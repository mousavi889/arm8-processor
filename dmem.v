==> flow/design.v <==
module dmem(clk, addr, din, dout, memwrite, memread);
	input 	clk;
	input 	[31:0] 	addr;
	input 	[7:0] 	din;
	input  memwrite; 
	input  memread;
	output 	[7:0] 	dout;
	reg    	[7:0] 	dout;
	reg    	[7:0] 	mem [0:255];
	always @(addr)
		dout = mem[addr];
	always @(posedge clk)
		if (memwrite)
			mem[addr] = din;
endmodule
======== Step by step through the tools: dmem ========
What the tools print for dmem, step after step.
Lines are those of the file above, counted from 1.
Operators: Yosys type, input widths -> output width; for muxes data width and select width s.
Cell names lack the library's common part.
A cell with -- has no value.
inputs
  top ..................................... dmem
  clock input ............................. clk
  cell library ............................ sky130hd
  timing corner ........................... tt_025C_1v80

======== After elaboration ========
Yosys after proc, flatten, opt, wreduce and memory -nomap, before mapping. Enables and synchronous resets that opt folds into registers are not counted as muxes. Memory bits, and registers merged into a memory's read port (data or address), are not among the register bits. Print and check cells are not counted. Equal cells are merged and count once.
Memory sizes are those after Yosys's memory passes, which may raise the word count (mostly to a power of two), join words into wider ones and drop unused or constant bits.
bit counts
  memory bits (read-only) ................. 0
  memory cells ............................ 1
  bits in writable memories ............... 2048
  cells after elaboration ................. 4
  input port bits ......................... 43
  flip-flop bits (word level) ............. 0
  output and inout bits ................... 8
  clocked read ports x word width ......... 0
  latch bits .............................. 0
memories
  memory  words  width  read ports  wr ports  line  RTL
  mem     256    8      1           1         9     reg [7:0] mem [0:255];
cells by class
  equality and inequality tests ........... 0
  bitwise gates (word level) .............. 0
  multiply operators ...................... 0
  divide/modulo/power cells ............... 0
  shifts and indexed selects .............. 0
  reductions and logical operators ........ 0
  $lt $le $gt $ge ......................... 0
  multiplexer cells ....................... 3
  $add $sub $neg .......................... 0
operators by type and width
  operator  number
  $mux 8    2
  $mux 1    1

======== Longest topological paths ========
Longest topological path by Yosys (ltp), each cell counted once; first at word level (registers and memories cut), then after technology mapping (sequential cells cut; the memories' decode and read muxes count).
depth
  depth after elaboration ................. 1
  ABC_AREA ................................ 0
  mapped depth ............................ 10
  gate-level depth less buffers ........... 5

======== After synthesis ========
The flow's flattened synthesis, as Yosys stat reports it; memories are mapped. The netlist is that of the ABC_AREA named above (0 if unset); the other value can give another one.
Totals and module areas in this step are rounded.
cells by type
  type      number  area in all (um^2)
  edfxtp_1  2048    6.15E+04
  mux4_2    512     1.15E+04
  a22oi_1   256     1.92E+03
  nor2_1    232     870.835
  a21oi_1   128     640.614
  clkbuf_1  145     544.272
  o41ai_1   32      280.269
  buf_2     36      180.173
  buf_6     16      180.173
  nor3_1    30      150.144
  buf_4     16      120.115
  nand2_1   28      105.101
  buf_1     19      71.318
  nand3_1   13      65.062
  nand4_1   8       50.048
  nor2b_1   7       43.792
  nand2b_1  6       37.536
  and2_1    3       18.768
Not listed: further types 3, cells in them 4.
mapped netlist
  flip-flops .............................. 2048
  buffer cells ............................ 232
  chip area (Yosys) ....................... 0.0783 mm^2
  sequential area ......................... 0.0615 mm^2
  standard cells after synthesis .......... 3539

======== Worst setup path after synthesis ========
Source: OpenSTA report_checks on the synthesized netlist (no wires, ideal clock, input and output delay 20% of the period each), path of least setup slack; recovery checks are left aside. Register names are those of the netlist, which keeps one name where synthesis merged equal registers.
path after synthesis
  path kind ............................... input port to output port
  start point ............................. input addr[0]
  end point ............................... output dout[0]
  buffers on the path ..................... 3
  required time ........................... 2.312 ns
  path slack .............................. -0.121 ns
  driving pins on the path ................ 8
  launch time at the first pin ............ 0.578 ns
  period .................................. 2.89 ns
  input delay ............................. 0.578 ns
  path delay .............................. 1.855 ns
  output delay ............................ 0.578 ns
  arrival time ............................ 2.433 ns
  period reached after synthesis .......... 3.011 ns
"path delay" = arrival - input delay + setup time.
At an output port there is no setup time.
"driving pins on the path": output pins that drive a net of the path, with the launching flip-flop's if there is one; two outputs of one cell count as two.
"period reached after synthesis" = period - worst setup slack (recovery checks aside). The figure is calculated, with input and output delays left at 20% of the set period.
Between the ends stands the longest chain of elaborated cells between them, by number of cells; it is not shown to be the way that was timed. Of several equally long chains one is given.
Each line given opens the expression or statement behind the cell; cells for indexed reads and writes are added by Yosys, which also makes memories of some case tables.
A memory read counts as a cell of the chain, while the word-level depth stops at memories.
between the ends, after synthesis
  cells stage by stage .................... buf_2 buf_2 buf_2 mux4_2 a22oi_1 a21oi_1 o41ai_1 nand4_1
  length of the longest elaborated chain .. 1
  elaborated cells between the ends (all ways) .. 1
  RTL lines with such cells ............... 1
  classes of those cells .................. 1 x memory
ends and longest elaborated chain, after synthesis
  element        line  RTL
  from (decl)    3     input [31:0] addr;
  $mem_v2 256x8  9     reg [7:0] mem [0:255];
  to (decl)      7     output [7:0] dout;

======== Worst path after layout ========
Path of least setup slack in the final report of entry A (OpenROAD, finished layout, wires in). Where an end is a register, its clock arrival counts in the times.
path post-layout
  path kind ............................... input port to output port
  start point ............................. input addr[0]
  end point ............................... output dout[7]
  required time ........................... 2.54 ns
  launch time at the first pin ............ 0.64 ns
  output delay ............................ 0.64 ns
  path slack .............................. -1.18 ns
  driving pins on the path ................ 12
  input delay ............................. 0.64 ns
  period .................................. 3.18 ns
  buffers on the path ..................... 7
  arrival time ............................ 3.72 ns
Between the ends stands the longest chain of elaborated cells between them, by number of cells; it is not shown to be the way that was timed. Of several equally long chains one is given.
A memory read counts as a cell of the chain, while the word-level depth stops at memories.
between the ends, post-layout
  cells stage by stage .................... buf_16 buf_12 buf_16 buf_16 buf_4 mux4_2 a22oi_2 a21oi_4 o41ai_4 buf_4 nand4_1 buf_2
  length of the longest elaborated chain .. 1
  elaborated cells between the ends (all ways) .. 1
  RTL lines with such cells ............... 1
  classes of those cells .................. 1 x memory
ends and longest elaborated chain, post-layout
  element        line  RTL
  from (decl)    3     input [31:0] addr;
  $mem_v2 256x8  9     reg [7:0] mem [0:255];
  to (decl)      7     output [7:0] dout;

## Implementation results

Top module dmem; platform sky130hd; tools Yosys and OpenROAD; 2 stored runs in no particular order. Input and output delays are each 20% of the period that was set; the output load is 0.01 pF.
"total design power" rests on the timing tool's default activity at the inputs, not on a simulated workload.
The measured numbers are rounded.

---- entry A ----
settings
  period_ns = 3.18
  CORE_UTILIZATION = 27
  PLACE_DENSITY_LB_ADDON = 0.19
  CORE_MARGIN = 5
  CELL_PAD_IN_SITES_GLOBAL_PLACEMENT = 1
  GPL_ROUTABILITY_DRIVEN = 1
  CTS_CLUSTER_DIAMETER = 238
  CAP_MARGIN = 20
  MIN_ROUTING_LAYER = met2
  MAX_ROUTING_LAYER = met5
  SLEW_MARGIN = 20
results
  total design power ...................... 58.4 mW
  die area ................................ 0.301 mm^2
  final worst hold slack .................. 0.217 ns
  utilization in the final report ......... 0.341
  setup slack of the critical path ........ -1.18 ns
  cell area after synthesis ............... 0.0783 mm^2

---- entry B ----
settings
  period_ns = 2.62
  CORE_UTILIZATION = 52
  CELL_PAD_IN_SITES_DETAIL_PLACEMENT = 1
  ABC_AREA = 0
  GPL_TIMING_DRIVEN = 0
  CTS_CLUSTER_SIZE = 82
  CTS_CLUSTER_DIAMETER = 225
  MAX_ROUTING_LAYER = met5
  CAP_MARGIN = 20
  CORE_MARGIN = 2
  SLEW_MARGIN = 20
results
  setup slack of the critical path ........ -1.44 ns
  final worst hold slack .................. 0.050 ns
  total design power ...................... 50.4 mW
  utilization in the final report ......... 0.576
  die area ................................ 0.154 mm^2
  cell area after synthesis ............... 0.0783 mm^2
